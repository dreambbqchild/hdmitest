==> flow/design.v <==
module video(
	input            hdmi_clk,
	input 			  reset_n,
	output reg       vga_de,
	output reg       vga_hs,
	output reg       vga_vs,
	output wire      next_frame,
	output reg [7:0] vga_r,
	output reg [7:0] vga_g,
	output reg [7:0] vga_b);
reg  [11:0] h_total = 12'd2199, h_sync = 12'd43, h_start = 12'd189, h_end = 12'd2109; 
reg  [11:0] v_total = 12'd1124, v_sync = 12'd4, v_start = 12'd40, v_end = 12'd1120; 
reg  [11:0] right = 12'd1920, bottom = 12'd1080; 
reg 	pre_vga_de =	1'b0;
reg   v_act = 1'b0;
reg	v_act_d = 1'b0;
reg	[11:0] v_count = 12'b0;
reg	h_act = 1'b0;
reg	h_act_d = 1'b0;
reg	[11:0] h_count = 12'b0;
wire				h_max, hs_end, hr_start, hr_end;
wire				v_max, vs_end, vr_start, vr_end;
assign h_max = h_count == h_total;
assign hs_end = h_count >= h_sync;
assign hr_start = h_count == h_start; 
assign hr_end = h_count == h_end;
assign v_max = v_count == v_total;
assign vs_end = v_count >= v_sync;
assign vr_start = v_count == v_start; 
assign vr_end = v_count == v_end;
assign next_frame = h_max && v_max;
always @ (posedge hdmi_clk or negedge reset_n)
	if (!reset_n)
	begin
		h_act		<=	1'b0;
		h_act_d	<=	1'b0;
		h_count	<=	12'b0;
		vga_hs	<=	1'b1;
	end
	else
	begin
		h_act_d	<=	h_act;
		if (h_max)
			h_count	<=	12'b0;
		else
			h_count	<=	h_count + 12'b1;
		if (hs_end && !h_max)
			vga_hs	<=	1'b1;
		else
			vga_hs	<=	1'b0;
		if (hr_start)
			h_act <=	1'b1;
		else if (hr_end)
			h_act <=	1'b0;
	end
always@(posedge hdmi_clk or negedge reset_n)
if(!reset_n)
	begin
		v_act			<= 1'b0;
		v_act_d		<=	1'b0;
		v_count		<=	12'b0;
		vga_vs		<=	1'b1;
	end
	else
	begin		
		if (h_max)
		begin		 
			v_act_d	  <=	v_act;		
			if (v_max)
				v_count	<=	12'b0;
			else
				v_count	<=	v_count + 12'b1;
			if (vs_end && !v_max)
				vga_vs	<=	1'b1;
			else
				vga_vs	<=	1'b0;
			if (vr_start)
				v_act <=	1'b1;
			else if (vr_end)
				v_act <=	1'b0;
		end
	end
always @(posedge hdmi_clk or negedge reset_n)
begin
	if (!reset_n)
	begin
		vga_de		<=	1'b0;
		pre_vga_de	<=	1'b0;		
	end
	else
	begin
		vga_de		<=	pre_vga_de;
		pre_vga_de	<=	v_act && h_act;
		if(h_act_d && v_act_d)
			{vga_r, vga_g, vga_b} <= {8'h00,8'h7F,8'h00};
		else
			{vga_r, vga_g, vga_b} <= {8'h00,8'h00,8'h00};
	end
end
endmodule
# Tool chain data of video
# The steps from the RTL of video to its reports follow in flow order.
# Lines are those of the file above, counted from 1.
# Operators: Yosys type, input widths -> output width; for muxes data width and select width s.
# The mark n/a stands for no value.
# setup
top_module,video
clock,hdmi_clk
library,sky130hd
pvt_corner,tt_025C_1v80

# Word-level counts
# Counts by Yosys on the flattened word-level netlist (proc, flatten, opt, wreduce; memories kept). Register bits leave out memories and registers merged into their read ports (data or address). Print and check cells are left out. Cells with the same type and inputs are merged into one.
# bits
register_bits,40
latchBits,0
ram_bits,0
rom_bits,0
clocked_rd_ports_x_width,0
mem_count,0
input_bits,2
output_inout_bits,28
wordCells,40
# op_classes
addsub,2
multipliers,0
div,0
compare,2
eq_ne,6
shifts,0
mux,9
bitwise,0
n_reduce_logical,10
# ops
operator,n
$add 12x1->12 const B,2
$eq 12x11->1 const B,2
$eq 12x12->1 const B,2
$mux 12,2
$ge 12x3->1 const B,1
$ge 12x6->1 const B,1
$eq 12x6->1 const B,1
$eq 12x8->1 const B,1
$mux 7,1
$mux 1,6
$logic_and 1x1->1,5
$reduce_bool 2->1,2
$logic_not 1->1,2
$reduce_and 2->1,1

# Depth
# Yosys ltp: most cells in a row. Word level: on the elaborated netlist, between registers, memories and ports. Mapped: between sequential cells and ports; inverters and the memories' decode and read muxes count.
# logic_depth
word_depth,4
abc_area,0
depth_mapped,7
mapped_depth_nobuf,6

# Mapped cells and area
# The flow's flattened synthesis, as Yosys stat reports it; memories are mapped. The netlist is that of the ABC_AREA named above (0 if unset); the other value can give another one.
# by_type
cell,n,area_total_um2
sky130_fd_sc_hd__dfrtp_1,30,750.72
sky130_fd_sc_hd__buf_4,23,172.666
sky130_fd_sc_hd__xor2_1,9,78.826
sky130_fd_sc_hd__nand4_1,11,68.816
sky130_fd_sc_hd__dfstp_2,2,52.55
sky130_fd_sc_hd__xnor2_1,6,52.55
sky130_fd_sc_hd__ha_1,4,50.048
sky130_fd_sc_hd__nor2_1,13,48.797
sky130_fd_sc_hd__nand3_1,9,45.043
sky130_fd_sc_hd__and4_1,5,43.792
sky130_fd_sc_hd__nand2_1,10,37.536
sky130_fd_sc_hd__inv_1,9,33.782
sky130_fd_sc_hd__edfxtp_1,1,30.029
sky130_fd_sc_hd__a21oi_2,3,26.275
sky130_fd_sc_hd__o21ai_0,5,25.024
sky130_fd_sc_hd__nor4_4,1,21.27
sky130_fd_sc_hd__mux2i_1,2,20.019
sky130_fd_sc_hd__clkbuf_1,5,18.768
# Not listed: further types 23, cells in them 33.
# synth_totals
cells,181
mapped_area_um2,1800.5
seqArea_um2,833.3
ffs,33
buf_cells,31

# Path before layout
# Source: OpenSTA report_checks on the synthesized netlist (no wires, ideal clock, input and output delay 20% of the period each), path of least setup slack; recovery checks are left aside. Register names are those of the netlist, which keeps one name where synthesis merged equal registers.
# synth_timing
path_kind,register to output
startpoint,reg v_count[8]
endpoint,out next_frame
period_ps,2620
output_delay_ps,524
t_first_pin_ps,0
arrival_ps,1721
required_time_ps,2096
slack_ps,375
path_delay_ps,1721
driving_pins,5
path_buffers,1
synth_period_reached_ps,2245
# "path_delay_ps" is the arrival time less input delay plus setup time.
# A path that ends at an output port has no setup time.
# "driving_pins" counts driving pins, that of a launching flip-flop among them; a cell with two outputs on the path counts twice.
# "synth_period_reached_ps" = period - worst setup slack (recovery checks aside). The figure is calculated, with input and output delays left at 20% of the set period.
# Between the ends stands the longest chain of elaborated cells between them, by number of cells; it is not shown to be the way that was timed. Of several equally long chains one is given.
# A line is the first line of the expression or statement that the cell stems from. Yosys adds cells for indexed reads and writes and turns some case tables into memories.
# At most two assigning lines are given for a register; there are more.
# synth_via
cell_sequence,sky130_fd_sc_hd__dfrtp_1 sky130_fd_sc_hd__or4_1 sky130_fd_sc_hd__or4_4 sky130_fd_sc_hd__buf_6 sky130_fd_sc_hd__nor2_1
elab_chain_len,2
cone_cells,2
lines_between,2
cone_classes,eq/ne: 1; reduce/logical: 1
# synth_rtl
element,line,source
start: declaration,17,reg [11:0] v_count = 12'b0;
start: assignment,61,v_count <= 12'b0;
start: assignment,72,v_count <= v_count + 12'b1;
$eq 12x11->1,27,assign v_max = v_count == v_total;
$logic_and 1x1->1,31,assign next_frame = h_max && v_max;
end: declaration,7,"output wire next_frame,"

# Worst path after layout
# From the final timing report of flow run B: the path of least setup slack in the routed layout; clock arrival at registers is part of the times.
# The path's times are printed in steps of 10 ps; the period is the one set.
# layout_timing
path_kind,register to output
startpoint,reg v_count[8]
endpoint,out next_frame
period_ps,1910
output_delay_ps,380
t_first_pin_ps,290
arrival_ps,1920
required_time_ps,1530
slack_ps,-390
driving_pins,5
path_buffers,1
# Between the ends stands the longest chain of elaborated cells between them, by number of cells; it is not shown to be the way that was timed. Of several equally long chains one is given.
# At most two assigning lines are given for a register; there are more.
# layout_via
cell_sequence,sky130_fd_sc_hd__dfrtp_1 sky130_fd_sc_hd__or4_4 sky130_fd_sc_hd__or4_4 sky130_fd_sc_hd__nor2_4 sky130_fd_sc_hd__buf_6
elab_chain_len,2
cone_cells,2
lines_between,2
cone_classes,eq/ne: 1; reduce/logical: 1
# layout_rtl
element,line,source
start: declaration,17,reg [11:0] v_count = 12'b0;
start: assignment,61,v_count <= 12'b0;
start: assignment,72,v_count <= v_count + 12'b1;
$eq 12x11->1,27,assign v_max = v_count == v_total;
$logic_and 1x1->1,31,assign next_frame = h_max && v_max;
end: declaration,7,"output wire next_frame,"

2 stored runs of video in the flow (synthesis by Yosys, layout by OpenROAD, sky130hd cells), in arbitrary order. Constraints: input delay and output delay 20% of the set period each, output load 0.01 pF.
By "timing.achieved_period_ps" is meant the clock period of the run minus its worst setup slack. This is arithmetic on one report: input and output delays are still those of the set period (20% each).
"timing.worst_path_ps": the worst setup path's part of the clock period (all of it between registers, 20% less for each end at a port) less its slack. A launch clock that arrives late makes it longer, a capture clock that arrives late makes it shorter.
By "power_w" is meant OpenSTA's value without simulated activity: inputs other than the clock are taken to toggle once in ten clock periods, and the tool carries that through the logic.
"timing.worst_path_ps" is known to 10 ps.

Flow run A, flow files:
==> flow/run.sh <==
#!/bin/bash
# the make line also repeats the synthesis and layout settings of config.mk as NAME=value (left out here)
make -C /OpenROAD-flow-scripts/flow DESIGN_CONFIG=/design/flow/config.mk WORK_HOME=/design/flow/orfs CLKGATE_MAP_FILE= finish
==> flow/config.mk <==
export PLATFORM = sky130hd
export DESIGN_NAME = video
export DESIGN_NICKNAME = video
export VERILOG_FILES = /design/flow/design.v
export SDC_FILE = /design/flow/constraint.sdc
export NUM_CORES = 4
export LEC_CHECK = 0
export ABC_AREA = 1
export CAP_MARGIN = 25
export CELL_PAD_IN_SITES_DETAIL_PLACEMENT = 1
export CELL_PAD_IN_SITES_GLOBAL_PLACEMENT = 2
export CORE_MARGIN = 2
export CORE_UTILIZATION = 56
export CTS_CLUSTER_DIAMETER = 38
export CTS_CLUSTER_SIZE = 23
export MIN_ROUTING_LAYER = met1
export PLACE_DENSITY_LB_ADDON = 0.14
export SETUP_SLACK_MARGIN = -0.13
export SLEW_MARGIN = 20
==> flow/constraint.sdc <==
create_clock -name core_clock -period 3.52 [get_ports {hdmi_clk}]
set_input_delay 0.7040 -clock core_clock [delete_from_list [all_inputs] [get_ports {hdmi_clk}]]
set_output_delay 0.7040 -clock core_clock [all_outputs]
set_load 0.01 [all_outputs]

Flow run A: did not finish, placement stopped with FLW-0024

Flow run B, flow files:
==> flow/run.sh <==
#!/bin/bash
# the make line also repeats the synthesis and layout settings of config.mk as NAME=value (left out here)
make -C /OpenROAD-flow-scripts/flow DESIGN_CONFIG=/design/flow/config.mk WORK_HOME=/design/flow/orfs CLKGATE_MAP_FILE= finish
==> flow/config.mk <==
export PLATFORM = sky130hd
export DESIGN_NAME = video
export DESIGN_NICKNAME = video
export VERILOG_FILES = /design/flow/design.v
export SDC_FILE = /design/flow/constraint.sdc
export NUM_CORES = 4
export LEC_CHECK = 0
export CAP_MARGIN = 25
export CORE_MARGIN = 6
export CORE_UTILIZATION = 17
export CTS_CLUSTER_SIZE = 60
export GPL_TIMING_DRIVEN = 1
export PLACE_DENSITY_LB_ADDON = 0.01
export SETUP_SLACK_MARGIN = 0.56
export SLEW_MARGIN = 20
==> flow/constraint.sdc <==
create_clock -name core_clock -period 1.91 [get_ports {hdmi_clk}]
set_input_delay 0.3820 -clock core_clock [delete_from_list [all_inputs] [get_ports {hdmi_clk}]]
set_output_delay 0.3820 -clock core_clock [all_outputs]
set_load 0.01 [all_outputs]

==> results of flow run B, as CSV <==
result,value
synth_area_um2,1800.5
die_area_um2,13204.3
post_route_stdcell_area_um2,2852.7
post_route_util_frac,0.278
setup_worst_slack_ps,-389
setupTns_ps,-438
ws_hold_ps,350
power_w,0.001452
timing.achieved_period_ps,2299
timing.worst_path_ps,1920
critical_path_type,"register to output"
